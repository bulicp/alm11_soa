==> flow/design.v <==
`timescale 1ns / 1ps
module ALM11_SOA(
    input [15:0] x,
    input [15:0] y,
    output [31:0] p
    );
	wire [15:0] x_abs;
	wire [15:0] y_abs;
	assign x_abs = x ^ {16{x[15]}};
	assign y_abs = y ^ {16{y[15]}};
	wire [15:0] kx;
	wire zero_x;
	wire [3:0] code_x;
	LOD16 LODx (
		.data_i(x_abs),
		.zero_o(zero_x),
		.data_o(kx)
	 ); 
	PriorityEncoder_16 PEx (
		.data_i(kx),
		.code_o(code_x)
	 ); 
	wire [15:0] ky;
	wire zero_y;
	wire [3:0] code_y;
	LOD16 LODy (
		.data_i(y_abs),
		.zero_o(zero_y),
		.data_o(ky)
	 ); 
	PriorityEncoder_16 PEy (
			.data_i(ky),
			.code_o(code_y)
		 ); 
	wire [3:0] code_x_inv;
	wire [5:0] barrel_x;
	assign code_x_inv = ~code_x;
	Barrel16L BShiftx (
		.data_i(x_abs),
		.shift_i(code_x_inv),
		.data_o(barrel_x)
 	 ); 
	wire [3:0] code_y_inv;
	wire [5:0] barrel_y;
	assign code_y_inv = ~code_y;
	Barrel16L BShifty (
		.data_i(y_abs),
		.shift_i(code_y_inv),
		.data_o(barrel_y)
 	 );
	wire [8:0] op1;
	wire [8:0] op2;
	wire [19:0] L;
	wire c_in;
	assign op1 = {1'b0,code_x,barrel_x[4:1]};
	assign op2 = {1'b0,code_y,barrel_y[4:1]};
	assign c_in = barrel_x[0] & barrel_y[0];
    assign L[19:11] = c_in + op1 + op2;
	assign L[10:0] = {11{1'b1}};
	wire [31:0] tmp_out; 
	AntiLog anti_log(
		.data_i(L),
		.data_o(tmp_out)
	);
	wire prod_sign; 
	wire [31:0] tmp_sign;
	assign prod_sign = x[15] ^ y[15];
	assign tmp_sign = {32{prod_sign}} ^ tmp_out;
	wire not_zero;
	assign not_zero = (~zero_x | x[15] | x[0]) & (~zero_y | y[15] | y[0]);
	assign p = not_zero ? tmp_sign : 32'b0;
endmodule
module AntiLog(
	input [19:0] data_i,
	output [31:0] data_o
	);
	wire [31:0] l1_in;
	wire [31:0] l1_out;
	wire [4:0] k_enc;
	wire [4:0] k_enc_inc;
	assign l1_in = {16'b0,1'b1,data_i[14:0]};
	assign k_enc = {1'b0,data_i[18:15]};
	carry_lookahead_inc inc_inst(
     .i_add1(k_enc),
     .o_result(k_enc_inc)
     );	
	Barrel32L L1shift (
		.data_i(l1_in),
		.shift_i(k_enc_inc),
		.data_o(l1_out)
 	 );
	wire [15:0] r_in;
	wire [15:0] r_out;
	wire [3:0] enc;
	assign enc = ~data_i[18:15];
	assign r_in = {1'b1,data_i[14:0]};
	Barrel16R Rshift (
		.data_i(r_in),
		.shift_i(enc),
		.data_o(r_out)
 	 );
	wire lr;
	wire [15:0] out_msb;
	assign lr = data_i[19];
	assign out_msb = {16{lr}} & l1_out[31:16];
	wire [15:0] out_lsb;
	assign out_lsb = lr ? l1_out[15:0] : r_out;
	assign data_o = {out_msb,out_lsb};
endmodule
module PriorityEncoder_16_old(
    input [15:0] data_i,
    output reg [3:0] code_o
    );
	always @*
		case (data_i)
	      16'b0000000000000001 : code_o = 4'b0000;
         16'b0000000000000010 : code_o = 4'b0001;
         16'b0000000000000100 : code_o = 4'b0010;
         16'b0000000000001000 : code_o = 4'b0011;
         16'b0000000000010000 : code_o = 4'b0100;
         16'b0000000000100000 : code_o = 4'b0101;
         16'b0000000001000000 : code_o = 4'b0110;
         16'b0000000010000000 : code_o = 4'b0111;
		   16'b0000000100000000 : code_o = 4'b1000;
         16'b0000001000000000 : code_o = 4'b1001;
         16'b0000010000000000 : code_o = 4'b1010;
         16'b0000100000000000 : code_o = 4'b1011;
         16'b0001000000000000 : code_o = 4'b1100;
         16'b0010000000000000 : code_o = 4'b1101;
         16'b0100000000000000 : code_o = 4'b1110;
         16'b1000000000000000 : code_o = 4'b1111;
			default     : code_o = 4'b0000;
		endcase
endmodule
module PriorityEncoder_16(
    input [15:0] data_i,
    output [3:0] code_o
    );
    wire [7:0] tmp0;
    assign tmp0 = {data_i[15],data_i[13],data_i[11],data_i[9],data_i[7],data_i[5],data_i[3],data_i[1]};
    OR_tree code0(tmp0,code_o[0]);
    wire [7:0] tmp1;
    assign tmp1 = {data_i[15],data_i[14],data_i[11],data_i[10],data_i[7],data_i[6],data_i[3],data_i[2]};
    OR_tree code1(tmp1,code_o[1]);
    wire [7:0] tmp2;
    assign tmp2 = {data_i[15],data_i[14],data_i[13],data_i[12],data_i[7],data_i[6],data_i[5],data_i[4]};
    OR_tree code2(tmp2,code_o[2]);
    wire [7:0] tmp3;
    assign tmp3 = {data_i[15],data_i[14],data_i[13],data_i[12],data_i[11],data_i[10],data_i[9],data_i[8]};
    OR_tree code3(tmp3,code_o[3]);
endmodule
module OR_tree(
    input [7:0] data_i,
    output data_o
    );
    wire [3:0] tmp1;
    wire [1:0] tmp2;
    assign tmp1 = data_i[3:0] | data_i[7:4];
    assign tmp2 = tmp1[1:0] | tmp1[3:2];
    assign data_o = tmp2[0] | tmp2[1];
endmodule
module LOD4(
    input [3:0] data_i,
    output [3:0] data_o
    );
	 wire mux0;
	 wire mux1;
	 wire mux2;
	 assign mux2 = (data_i[3]==1) ? 1'b0 : 1'b1;
	 assign mux1 = (data_i[2]==1) ? 1'b0 : mux2;
	 assign mux0 = (data_i[1]==1) ? 1'b0 : mux1;
	 assign data_o[3] = data_i[3];
	 assign data_o[2] =(mux2 & data_i[2]);
	 assign data_o[1] =(mux1 & data_i[1]);
	 assign data_o[0] =(mux0 & data_i[0]);
endmodule
module Muxes2in1Array4(
    input [3:0] data_i,
    input select_i,
    output [3:0] data_o
    );
	assign data_o[3] = select_i ? data_i[3] : 1'b0;
	assign data_o[2] = select_i ? data_i[2] : 1'b0;
	assign data_o[1] = select_i ? data_i[1] : 1'b0;
	assign data_o[0] = select_i ? data_i[0] : 1'b0;
endmodule
module LOD16(
    input [15:0] data_i,
    output zero_o,
    output [15:0] data_o
    );
	 wire [15:0] z;
	 wire [3:0] select;
	 wire [3:0] zdet;
	 assign zdet[3] = data_i[15] | data_i[14] | data_i[13] | data_i[12];
	 assign zdet[2] = data_i[11] | data_i[10] | data_i[9] | data_i[8];
	 assign zdet[1] = data_i[7] | data_i[6] | data_i[5] | data_i[4];
	 assign zdet[0] = data_i[3] | data_i[2] | data_i[1] | data_i[0];
	 assign zero_o = ~(zdet[3] | zdet[2] | zdet[1] | zdet[0]);
	 LOD4 lod4_3 (
		.data_i(data_i[15:12]), 
		.data_o(z[15:12])
	 );
	 LOD4 lod4_2 (
		.data_i(data_i[11:8]), 
		.data_o(z[11:8])
	 );
	 LOD4 lod4_1 (
		.data_i(data_i[7:4]), 
		.data_o(z[7:4])
	 );
	 LOD4 lod4_0 (
		.data_i(data_i[3:0]), 
		.data_o(z[3:0])
	 );
	 LOD4 lod4_middle (
		.data_i(zdet), 
		.data_o(select)
	 );
	 Muxes2in1Array4 Inst_MUX214_3 (
		.data_i(z[15:12]), 
		.select_i(select[3]), 
		.data_o(data_o[15:12])
    );
	 Muxes2in1Array4 Inst_MUX214_2 (
		.data_i(z[11:8]), 
		.select_i(select[2]), 
		.data_o(data_o[11:8])
    );
	 Muxes2in1Array4 Inst_MUX214_1 (
		.data_i(z[7:4]), 
		.select_i(select[1]), 
		.data_o(data_o[7:4])
    );
	 Muxes2in1Array4 Inst_MUX214_0 (
		.data_i(z[3:0]), 
		.select_i(select[0]), 
		.data_o(data_o[3:0])
    );
endmodule
module Barrel16L(
    input [15:0] data_i,
    input [3:0] shift_i,
    output [5:0] data_o
    );
   reg [15:0] tmp;
   always @*
      case (shift_i)
         4'b0000: tmp = data_i;
         4'b0001: tmp = data_i << 1;
         4'b0010: tmp = data_i << 2;
         4'b0011: tmp = data_i << 3;
         4'b0100: tmp = data_i << 4;
         4'b0101: tmp = data_i << 5;
         4'b0110: tmp = data_i << 6;
         4'b0111: tmp = data_i << 7;
         4'b1000: tmp = data_i << 8;
         4'b1001: tmp = data_i << 9;
         4'b1010: tmp = data_i << 10;
         4'b1011: tmp = data_i << 11;
         4'b1100: tmp = data_i << 12;
         4'b1101: tmp = data_i << 13;
         4'b1110: tmp = data_i << 14;
         default: tmp = data_i << 15;
      endcase
	assign data_o = tmp[15:10];
endmodule
module Barrel16R(
    input [15:0] data_i,
    input [3:0] shift_i,
    output reg [15:0] data_o
    );
   always @*
      case (shift_i)
         4'b0000: data_o = data_i;
         4'b0001: data_o = data_i >> 1;
         4'b0010: data_o = data_i >> 2;
         4'b0011: data_o = data_i >> 3;
         4'b0100: data_o = data_i >> 4;
         4'b0101: data_o = data_i >> 5;
         4'b0110: data_o = data_i >> 6;
         4'b0111: data_o = data_i >> 7;
         4'b1000: data_o = data_i >> 8;
         4'b1001: data_o = data_i >> 9;
         4'b1010: data_o = data_i >> 10;
         4'b1011: data_o = data_i >> 11;
         4'b1100: data_o = data_i >> 12;
         4'b1101: data_o = data_i >> 13;
         4'b1110: data_o = data_i >> 14;
         default: data_o = data_i >> 15;
      endcase
endmodule
module Barrel32L(
    input [31:0] data_i,
    input [4:0] shift_i,
    output reg [31:0] data_o
    );
   always @*
      case (shift_i)
         5'b00000: data_o = data_i;
         5'b00001: data_o = data_i << 1;
         5'b00010: data_o = data_i << 2;
         5'b00011: data_o = data_i << 3;
         5'b00100: data_o = data_i << 4;
         5'b00101: data_o = data_i << 5;
         5'b00110: data_o = data_i << 6;
         5'b00111: data_o = data_i << 7;
         5'b01000: data_o = data_i << 8;
         5'b01001: data_o = data_i << 9;
         5'b01010: data_o = data_i << 10;
         5'b01011: data_o = data_i << 11;
         5'b01100: data_o = data_i << 12;
         5'b01101: data_o = data_i << 13;
         5'b01110: data_o = data_i << 14;
			5'b01111: data_o = data_i << 15;
         default:  data_o = data_i << 16;
      endcase
endmodule
module FAd(a,b,c,cy,sm);
	input a,b,c;
	output cy,sm;
	wire x,y,z;
	xor x1(x,a,b);
	xor x2(sm,x,c);
	and a1(y,a,b);
	and a2(z,x,c);
	or o1(cy,y,z);
endmodule
module carry_lookahead_inc
  (
   input [4:0] i_add1,
   output [4:0]  o_result
   );
  wire [5:0]     w_C;
  wire [4:0]   w_SUM;
  genvar  ii;
  generate 
    for (ii=0; ii<5; ii=ii+1) 
      begin: once_told
         assign w_SUM[ii] = i_add1[ii] ^ w_C[ii];
      end
  endgenerate
  genvar jj;
  generate
    for (jj=0; jj<5; jj=jj+1) 
      begin : someone
        assign w_C[jj+1] = (i_add1[jj] & w_C[jj]);
      end
  endgenerate
  assign w_C[0] = 1'b1;  
  assign o_result = w_SUM;    
endmodule  
`timescale 1ns / 10ps
module mult_top(
    input clk,
    input  [15:0] x,
    input  [15:0] y,
    output reg [31:0] p_out
    );
    wire [31:0] P_vec;
    reg [15:0] X_vec;
    reg [15:0] Y_vec;
    ALM11_SOA mult(X_vec,Y_vec,P_vec); 
    always @(posedge clk) 
    begin
        p_out = P_vec;
        X_vec = x;
        Y_vec = y;
    end
endmodule 
* From RTL to reports: mult_top
Tool output for the design above, in the order of the flow. Line numbers count from 1 in the design file above. Operators carry their Yosys type and port widths (W data, S select, Z words). Cell names lack the library's common part. Not given: --
Set-up: top mult_top, clock port clk, library sky130hd, library corner tt_025C_1v80

* Word-level counts
Yosys after proc, flatten, opt, wreduce and memory -nomap, before mapping. Memory bits, and registers merged into a memory's read port (data or address), are not among the register bits. Print and check cells are not counted. Equal cells are merged and count once.
Word-level totals: flip-flop bits (word level) 64, bits of input ports 33, word-level cells 232
Operators by class: muxes and demuxes 63, $add $sub $neg 2, reduce/logical cells 4, eq/ne operators 57, bitwise logic cells 103
Operators with widths (count):
- $pmux W32 S16 | 1
- $pmux W15 S15 | 2
- $pmux W16 S15 | 1
- $eq A4 B4 Y1 const B | 21
- $mux W1 | 58
- $eq A4 B3 Y1 const B | 12
- $or A1 B1 Y1 | 42
- $eq A5 B4 Y1 const B | 8
- $and A1 B1 Y1 | 33
- $xor A16 B16 Y16 | 2
- $xor A32 B32 Y32 | 1
- $or A4 B4 Y4 | 8
- $eq A4 B2 Y1 const B | 6
- $eq A5 B3 Y1 const B | 4
- $and A16 B16 Y16 | 1
- $or A2 B2 Y2 | 8
- $mux W16 | 1
- $eq A4 B1 Y1 const B | 3
- $not A4 Y4 | 3
- $logic_not A4 Y1 | 3
- $eq A5 B2 Y1 const B | 2
- $add A1 B8 Y9 | 1
- $add A9 B8 Y9 | 1
- $eq A5 B1 Y1 const B | 1
- $logic_not A5 Y1 | 1
- $xor A1 B1 Y1 | 4
- $not A1 Y1 | 1

* Longest topological paths
Yosys ltp: most cells in a row. Word level: on the elaborated netlist, between registers, memories and ports. Mapped: between sequential cells and ports; inverters and the memories' decode and read muxes count.
Depth: depth after elaboration 25, ABC_AREA 0, depth in mapped cells 35, depth with buffers taken out 31

* Netlist
Source: synth_stat.txt of the flow (Yosys; design flattened, memories mapped). It holds for the ABC_AREA given above (unset counts as 0); a run with the other value may have another netlist.
Cell types:
- dfxtp_1 | count 64, total area 1.28E+03 um^2
- nand2_1 | count 100, total area 375.36 um^2
- nor2_1 | count 85, total area 319.056 um^2
- mux2i_1 | count 31, total area 310.298 um^2
- a21oi_1 | count 59, total area 295.283 um^2
- o21ai_0 | count 55, total area 275.264 um^2
- clkbuf_1 | count 50, total area 187.68 um^2
- xnor2_1 | count 19, total area 166.41 um^2
- a221oi_1 | count 15, total area 131.376 um^2
- o221ai_1 | count 15, total area 131.376 um^2
- nand3_1 | count 26, total area 130.125 um^2
- o22ai_1 | count 20, total area 125.12 um^2
- inv_1 | count 28, total area 105.101 um^2
- a222oi_1 | count 10, total area 100.096 um^2
- a211oi_1 | count 13, total area 97.594 um^2
- nor3_1 | count 18, total area 90.086 um^2
- ha_1 | count 7, total area 87.584 um^2
- xor2_1 | count 9, total area 78.826 um^2
Not listed: further types 79, cells in them 235.
Synthesis totals: flip-flop cells 64, chip area (Yosys) 6207.2 um^2, sequential area 1281.2 um^2, cell count 859
The figures by module come from a second, unflattened synthesis with its own total; it is not the netlist above.
Unflattened totals: cells (unflattened synthesis) 1350, area (unflattened synthesis) 10077.2 um^2
Each row is one instance without its submodules.
By module:
- Barrel32L | instances 1, cells 523, area 3394.5 um^2, sequential area 0.0 um^2
- Barrel16L | instances 2, cells 129, area 877.1 um^2, sequential area 0.0 um^2
- Barrel16R | instances 1, cells 190, area 1283.7 um^2, sequential area 0.0 um^2
- mult_top | instances 1, cells 64, area 1281.2 um^2, sequential area 1281.2 um^2
- ALM11_SOA | instances 1, cells 163, area 1189.9 um^2, sequential area 0.0 um^2
- LOD4 | instances 10, cells 4, area 36.3 um^2, sequential area 0.0 um^2
- AntiLog | instances 1, cells 41, area 330.3 um^2, sequential area 0.0 um^2
- Muxes2in1Array4 | instances 8, cells 4, area 25.0 um^2, sequential area 0.0 um^2
- OR_tree | instances 8, cells 3, area 16.3 um^2, sequential area 0.0 um^2
- LOD16 | instances 2, cells 5, area 50.0 um^2, sequential area 0.0 um^2
- carry_lookahead_inc | instances 1, cells 5, area 50.0 um^2, sequential area 0.0 um^2
- PriorityEncoder_16 | instances 2, cells 0, area 0.0 um^2, sequential area 0.0 um^2

* Path before layout
Path of least setup slack by OpenSTA after synthesis, without wires, with an ideal clock, recovery checks aside; 20% of the period is set as input and as output delay. Where synthesis merged equal registers, the netlist keeps one of their names.
Timing post-synthesis: path kind reg2reg, start point register Y_vec[8], end point register p_out[19], data arrival time 6.825 ns, period 8.41 ns, buffers on the path 4, delay of the path 6.953 ns, path slack 1.457 ns, launch time at the first pin 0.000 ns, driving pins on the path 35, synthesis period reached 6.953 ns
"delay of the path" is the arrival time less input delay plus setup time. "driving pins on the path" counts driving pins, that of a launching flip-flop among them; a cell with two outputs on the path counts twice. "synthesis period reached" = period - worst setup slack (recovery checks aside). The figure is calculated, with input and output delays left at 20% of the set period. Between the ends stands the longest chain of elaborated cells between them, by number of cells; it is not shown to be the way that was timed. Of several equally long chains one is given. A line is the first line of the expression or statement that the cell stems from. Yosys adds cells for indexed reads and writes and turns some case tables into memories.
On the way, post-synthesis: cell sequence dfxtp_1 > buf_6 > or4_4 > o22a_4 > nor2_8 > inv_4 > o311a_4 > nand2_1 > clkbuf_1 > nor2_1 > a21oi_1 > xnor2_1 > a221oi_1 > a211oi_1 > fa_1 > inv_1 > fa_1 > nand2b_1 > a21oi_1 > nor2_1 > a311oi_2 > a22oi_2 > or3_1 > buf_6 > inv_6 > buf_12 > ha_1 > ha_1 > clkinv_1 > nand2_1 > nor4b_1 > o22ai_1 > o21ai_1 > xnor2_1 > nor2_1, length of the longest elaborated chain 22, elaborated cells on any way between the ends 83, source lines of those cells 25, those cells by class add/sub (2); eq/ne (29); mux (15); logic (35); reduce/logical (2)
Ends and longest elaborated chain, post-synthesis:
- start, declared | line 362 | reg [15:0] Y_vec;
- start, assigned | line 368 | Y_vec = y;
- $xor A16 B16 Y16 | line 10 | assign y_abs = y ^ {16{y[15]}};
- $or A1 B1 Y1 | line 196 | assign zdet[2] = data_i[11] | data_i[10] | data_i[9] | data_i[8];
- $mux W1 | line 170 | assign mux1 = (data_i[2]==1) ? 1'b0 : mux2;
- $mux W1 | line 171 | assign mux0 = (data_i[1]==1) ? 1'b0 : mux1;
- $and A1 B1 Y1 | line 175 | assign data_o[0] =(mux0 & data_i[0]);
- $mux W1 | line 184 | assign data_o[1] = select_i ? data_i[1] : 1'b0;
- $or A4 B4 Y4 | line 158 | assign tmp1 = data_i[3:0] | data_i[7:4];
- [7 not listed]
- $add A9 B8 Y9 | line 58 | assign L[19:11] = c_in + op1 + op2;
- $and A1 B1 Y1 (2 in a row) | line 347 | assign w_C[jj+1] = (i_add1[jj] & w_C[jj]);
- $xor A1 B1 Y1 | line 340 | assign w_SUM[ii] = i_add1[ii] ^ w_C[ii];
- $eq A5 B4 Y1 | line 299 | case (shift_i)
- $pmux W32 S16 | line 299
- $and A16 B16 Y16 | line 105 | assign out_msb = {16{lr}} & l1_out[31:16];
- $xor A32 B32 Y32 | line 68 | assign tmp_sign = {32{prod_sign}} ^ tmp_out;
- end, assigned | line 366 | p_out = P_vec;
- end, declared | line 358 | output reg [31:0] p_out

* Path in the finished layout
Path of least setup slack in the final report of stored run 1 (OpenROAD, finished layout, wires in). Where an end is a register, its clock arrival counts in the times.
Timing after layout: path kind reg2reg, start point register Y_vec[15], end point register p_out[19], launch time at the first pin 0.35 ns, data arrival time 8.21 ns, driving pins on the path 29, period 8.68 ns, path slack 0.69 ns, buffers on the path 0
Between the ends stands the longest chain of elaborated cells between them, by number of cells; it is not shown to be the way that was timed. Of several equally long chains one is given.
On the way, after layout: cell sequence dfxtp_4 > or4_4 > o22a_4 > nor2_8 > inv_4 > o311a_4 > nand2_1 > nor2_1 > nand2_1 > o221ai_1 > a221oi_1 > a211oi_1 > fa_1 > a211o_1 > a21oi_1 > xnor2_1 > a32oi_2 > a22oi_2 > or3_1 > inv_6 > ha_1 > ha_1 > inv_1 > nand2_1 > nor4b_1 > o22ai_1 > o21ai_1 > xnor2_1 > nor2_1, length of the longest elaborated chain 25, elaborated cells on any way between the ends 121, source lines of those cells 30, those cells by class add/sub (2); eq/ne (29); mux (31); logic (57); reduce/logical (2)
Ends and longest elaborated chain, after layout:
- start, declared | line 362 | reg [15:0] Y_vec;
- start, assigned | line 368 | Y_vec = y;
- $xor A16 B16 Y16 | line 10 | assign y_abs = y ^ {16{y[15]}};
- $or A1 B1 Y1 (3 in a row) | line 195 | assign zdet[3] = data_i[15] | data_i[14] | data_i[13] | data_i[12];
- $mux W1 | line 169 | assign mux2 = (data_i[3]==1) ? 1'b0 : 1'b1;
- $mux W1 | line 170 | assign mux1 = (data_i[2]==1) ? 1'b0 : mux2;
- $mux W1 | line 171 | assign mux0 = (data_i[1]==1) ? 1'b0 : mux1;
- $and A1 B1 Y1 | line 175 | assign data_o[0] =(mux0 & data_i[0]);
- $mux W1 | line 184 | assign data_o[1] = select_i ? data_i[1] : 1'b0;
- [8 not listed]
- $add A9 B8 Y9 | line 58 | assign L[19:11] = c_in + op1 + op2;
- $and A1 B1 Y1 (2 in a row) | line 347 | assign w_C[jj+1] = (i_add1[jj] & w_C[jj]);
- $xor A1 B1 Y1 | line 340 | assign w_SUM[ii] = i_add1[ii] ^ w_C[ii];
- $eq A5 B4 Y1 | line 299 | case (shift_i)
- $pmux W32 S16 | line 299
- $and A16 B16 Y16 | line 105 | assign out_msb = {16{lr}} & l1_out[31:16];
- $xor A32 B32 Y32 | line 68 | assign tmp_sign = {32{prod_sign}} ^ tmp_out;
- end, assigned | line 366 | p_out = P_vec;
- end, declared | line 358 | output reg [31:0] p_out

--- measured runs ---
2 stored runs of mult_top in the flow (synthesis by Yosys, layout by OpenROAD, sky130hd cells), in arbitrary order. Constraints: input delay and output delay 20% of the set period each, output load 0.01 pF.
"achieved clock period": clock period set for the run, less the worst setup slack. It is reckoned from that one timing run; input and output delays stay at 20% of the period that was set.
"worst setup path time" means the part of the period allowed to the worst setup path (the constraints hold back 20% at inputs and 20% at outputs) less its slack; where the path has registers, the arrival times of their clocks count too.
"power": no workload was simulated; the value follows from the tool's default switching activity.
[stored run 1] settings: period_ns=8.68, CAP_MARGIN=20, CORE_MARGIN=2, CORE_UTILIZATION=40, SLEW_MARGIN=20
[stored run 1] result: chip area after synthesis (Yosys) 6207.2 um^2, die area 16530.2 um^2, standard-cell area of the final layout 7185.6 um^2, utilization 0.473, worst setup slack after layout 0.688 ns, total negative slack 0.000 ns, worst hold slack 1.052 ns, power 1777 uW, achieved clock period 7.992 ns, worst setup path time 7.99 ns, worst setup path kind reg2reg
[stored run 2] settings: period_ns=7.56, CORE_UTILIZATION=69, SETUP_SLACK_MARGIN=-0.44, PLACE_DENSITY_LB_ADDON=0.1, CELL_PAD_IN_SITES_GLOBAL_PLACEMENT=1, TNS_END_PERCENT=5, ABC_AREA=0, GPL_TIMING_DRIVEN=1, GPL_ROUTABILITY_DRIVEN=0, CTS_CLUSTER_SIZE=64, CAP_MARGIN=35, MAX_ROUTING_LAYER=met4, CORE_MARGIN=2, SLEW_MARGIN=20
[stored run 2] result: did not finish, placement stopped with FLW-0024
--- end ---
